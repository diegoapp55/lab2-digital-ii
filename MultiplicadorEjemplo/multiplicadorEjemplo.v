==> flow/design.v <==
`timescale 1ns / 1ps
module multiplicador( input [2:0] MR,  
							 input [2:0] MD,  
							 input init,  
							 input clk,  
							 output reg [5:0] pp,  
							 output reg done  
    );
reg sh;  
reg rst;  
reg add;  
reg [5:0] A;  
reg [2:0] B;  
wire z;  
reg [2:0] status =0;  
assign z=(B==0)?1:0;  
always @(posedge clk) begin
	if (rst) begin
		A = {3'b000,MD};  
		B = MR;  
	end
	else	begin
		if (sh) begin
			A= A << 1;  
			B = B >> 1;  
		end
	end
end
always @(posedge clk) begin
	if (rst) begin
		pp =0;  
	end
	else	begin
		if (add) begin
		pp =pp+A;  
		end
	end
end
parameter START =0,  CHECK =1, ADD =2, SHIFT =3, END1 =4;
always @(posedge clk) begin
	case (status)
	START: begin  
		sh=0;  
		add=0;
		if (init) begin
			status=CHECK;  
			done =0;
			rst=1;  
		end
		end
	CHECK: begin
		done=0;  
		rst=0;
		sh=0;
		add=0;
		if (B[0]==1)  
			status=ADD;
		else
			status=SHIFT;
		end
	ADD: begin
		done=0;  
		rst=0;
		sh=0;
		add=1;
		status=SHIFT;  
		end
	SHIFT: begin
		done=0;  
		rst=0;
		sh=1;
		add=0;
		if (z==1)  
			status=END1;
		else
			status=CHECK;
		end
	END1: begin
		done =1;  
		rst =0;
		sh =0;
		add =0;
		status =START;
	end
	 default:
		status =START;
	endcase
end
endmodule
* From RTL to reports: multiplicador
What the tools print for multiplicador, step after step. Line numbers count from 1 in the design file above. Cell names lack the library's common part. The mark - stands for no value.
Inputs: top multiplicador, clock clk, library sky130hd, timing corner tt_025C_1v80

* After elaboration
Source: Yosys, flattened and elaborated, memories not mapped. Widths are those after wreduce. Registers that Yosys merges into a memory's read port (data or address) are not register bits. Print and check cells do not count. Equal cells are merged and count once.
Operators by class: $add $sub $neg 1, equality and inequality tests 5, mux-type cells 15, reductions and logical operators 13
Operator list (count):
- two-way mux 3 bit | 5
- OR reduction 4 bit | 3
- case mux 3 bit (select 4 bit) | 1
- nonzero test 2 bit | 4
- equality test 3 x 2 -> 1 bit (second input constant) | 2
- zero test 3 bit | 2
- adder 6 bit | 1
- two-way mux 6 bit | 1
- case mux 1 bit (select 2 bit) | 3
- AND reduction 2 bit | 2
- two-way mux 1 bit | 4
- equality test 3 x 1 -> 1 bit (second input constant) | 1
- equality test 3 bit (second input constant) | 1
- nonzero test 3 bit | 1
- OR reduction 3 bit | 1
- case mux 1 bit (select 3 bit) | 1
- != test 2 bit (second input constant) | 1
Word-level totals: bits in registers 22, input bits 8, cells after elaboration 43

* Logic depth
Yosys ltp: most cells in a row. Word level: on the elaborated netlist, between registers, memories and ports. Mapped: between sequential cells and ports; inverters and the memories' decode and read muxes count.
Depth: depth after elaboration 4, ABC_AREA 1, mapped depth 8, gate-level depth less buffers 8

* Synthesis result
Source: synth_stat.txt of the flow (Yosys; design flattened, memories mapped). It holds for the ABC_AREA given above (unset counts as 0); a run with the other value may have another netlist. The area totals of this step are shown rounded.
Cell types (count):
- edfxtp_1 | 13
- dfxtp_1 | 9
- nand2_1 | 26
- nor2_1 | 23
- ha_1 | 5
- inv_1 | 15
- nand3_1 | 8
- a21oi_1 | 6
- o21ai_1 | 6
- fa_1 | 1
- o21ai_0 | 4
- inv_2 | 5
- xor2_1 | 2
- buf_6 | 1
- a21o_1 | 1
- buf_4 | 1
- nand2_2 | 1
- nor2_2 | 1
Other cell types: 4; their cells: 4.
Mapped netlist: mapped cells 132, cell area after synthesis 1110 µm², area of sequential cells 571 µm², flip-flop cells 22, buffers 2

* Path before layout
Path of least setup slack by OpenSTA after synthesis, without wires, with an ideal clock, recovery checks aside; 20% of the period is set as input and as output delay. Where synthesis merged equal registers, the netlist keeps one of their names.
Timing path post-synthesis: kind register to register, start point reg A[0], end point reg pp[4], clock period 2.27 ns, library setup time 0.109 ns, launch time at the first pin 0.000 ns, arrival time 1.326 ns, data required time 2.161 ns, path slack 0.835 ns, path delay 1.435 ns, stages on the path 8, path buffers 0, synthesis period reached 1.435 ns
"path delay" is the arrival time less input delay plus setup time. "stages on the path" counts driving pins, that of a launching flip-flop among them; a cell with two outputs on the path counts twice. "synthesis period reached" is the clock period less the worst setup slack; recovery checks do not enter. This is arithmetic on one report: input and output delays are still those of the set period (20% each). The rows between start and end are the longest chain of elaborated cells between them; the timing report does not say that the signal goes this way. Where chains are equally long, one stands for them. A line is the first line of the expression or statement that the cell stems from. Yosys adds cells for indexed reads and writes and turns some case tables into memories.
Between the ends, post-synthesis: cell sequence edfxtp_1 ha_1 fa_1 nand3_1 a21o_1 nand3_1 nand2_1 inv_1, cells in the longest elaborated chain 1
RTL lines, path post-synthesis:
- from (decl) | RTL line 12 | reg [5:0] A;
- from (assign) | RTL line 19 | A = {3'b000,MD};
- from (assign) | RTL line 24 | A= A << 1;
- adder 6 bit | RTL line 35 | pp =pp+A;
- to (assign) | RTL line 31 | pp =0;
- to (assign) | RTL line 35
- to (decl) | RTL line 6 | output reg [5:0] pp,

* Timing after layout
Path of least setup slack in the final report of run 1 (OpenROAD, finished layout, wires in). Where an end is a register, its clock arrival counts in the times.
Timing path after layout: kind register to output, start point reg pp[1], end point out pp[1], clock period 2.31 ns, launch time at the first pin 0.31 ns, arrival time 1.31 ns, data required time 1.85 ns, path slack 0.53 ns, stages on the path 2, path buffers 1
Between the ends, after layout: cell sequence dfxtp_1 clkdlybuf4s50_1, cells in the longest elaborated chain 0
RTL lines, path after layout:
- from (decl) | RTL line 6 | output reg [5:0] pp,
- from (assign) | RTL line 31 | pp =0;
- from (assign) | RTL line 35 | pp =pp+A;
- to (decl) | RTL line 6

==> runs of multiplicador <==
Module multiplicador, platform sky130hd: 2 stored runs of the flow (Yosys, OpenROAD) with differing settings, in no particular order. Input and output delays are each 20% of the period that was set; the output load is 0.01 pF.
"achieved clock period" means the clock period less the worst setup slack. The figure is calculated, with input and output delays left at 20% of the set period.
"total power of the final layout" rests on the timing tool's default activity at the inputs, not on a simulated workload.
Results are given in rounded form.

* Run 1 | settings: period_ns 2.31; CORE_UTILIZATION 71; SETUP_SLACK_MARGIN 0.25; PLACE_DENSITY_LB_ADDON 0.11; CORE_MARGIN 3; CELL_PAD_IN_SITES_DETAIL_PLACEMENT 0; TNS_END_PERCENT 90; ABC_AREA 1; GPL_ROUTABILITY_DRIVEN 1; CTS_CLUSTER_DIAMETER 227; CAP_MARGIN 40; SLEW_MARGIN 40; MIN_ROUTING_LAYER met1 | results: die footprint 2070 µm²; standard-cell area after layout 1300 µm²; setup slack of the worst path 0.535 ns; achieved clock period 1.775 ns; chip area after synthesis (Yosys) 1110 µm²; total negative slack 0.000 ns; total power of the final layout 2170 µW
* Run 2 | settings: period_ns 1.9; CORE_UTILIZATION 49; SETUP_SLACK_MARGIN 0.03; CORE_MARGIN 4; GPL_TIMING_DRIVEN 0; GPL_ROUTABILITY_DRIVEN 0; CTS_CLUSTER_SIZE 98; SLEW_MARGIN 40; MAX_ROUTING_LAYER met4; CAP_MARGIN 20 | results: die footprint 3070 µm²; standard-cell area after layout 1360 µm²; setup slack of the worst path 0.076 ns; achieved clock period 1.824 ns; chip area after synthesis (Yosys) 1100 µm²; total negative slack 0.000 ns; total power of the final layout 2390 µW
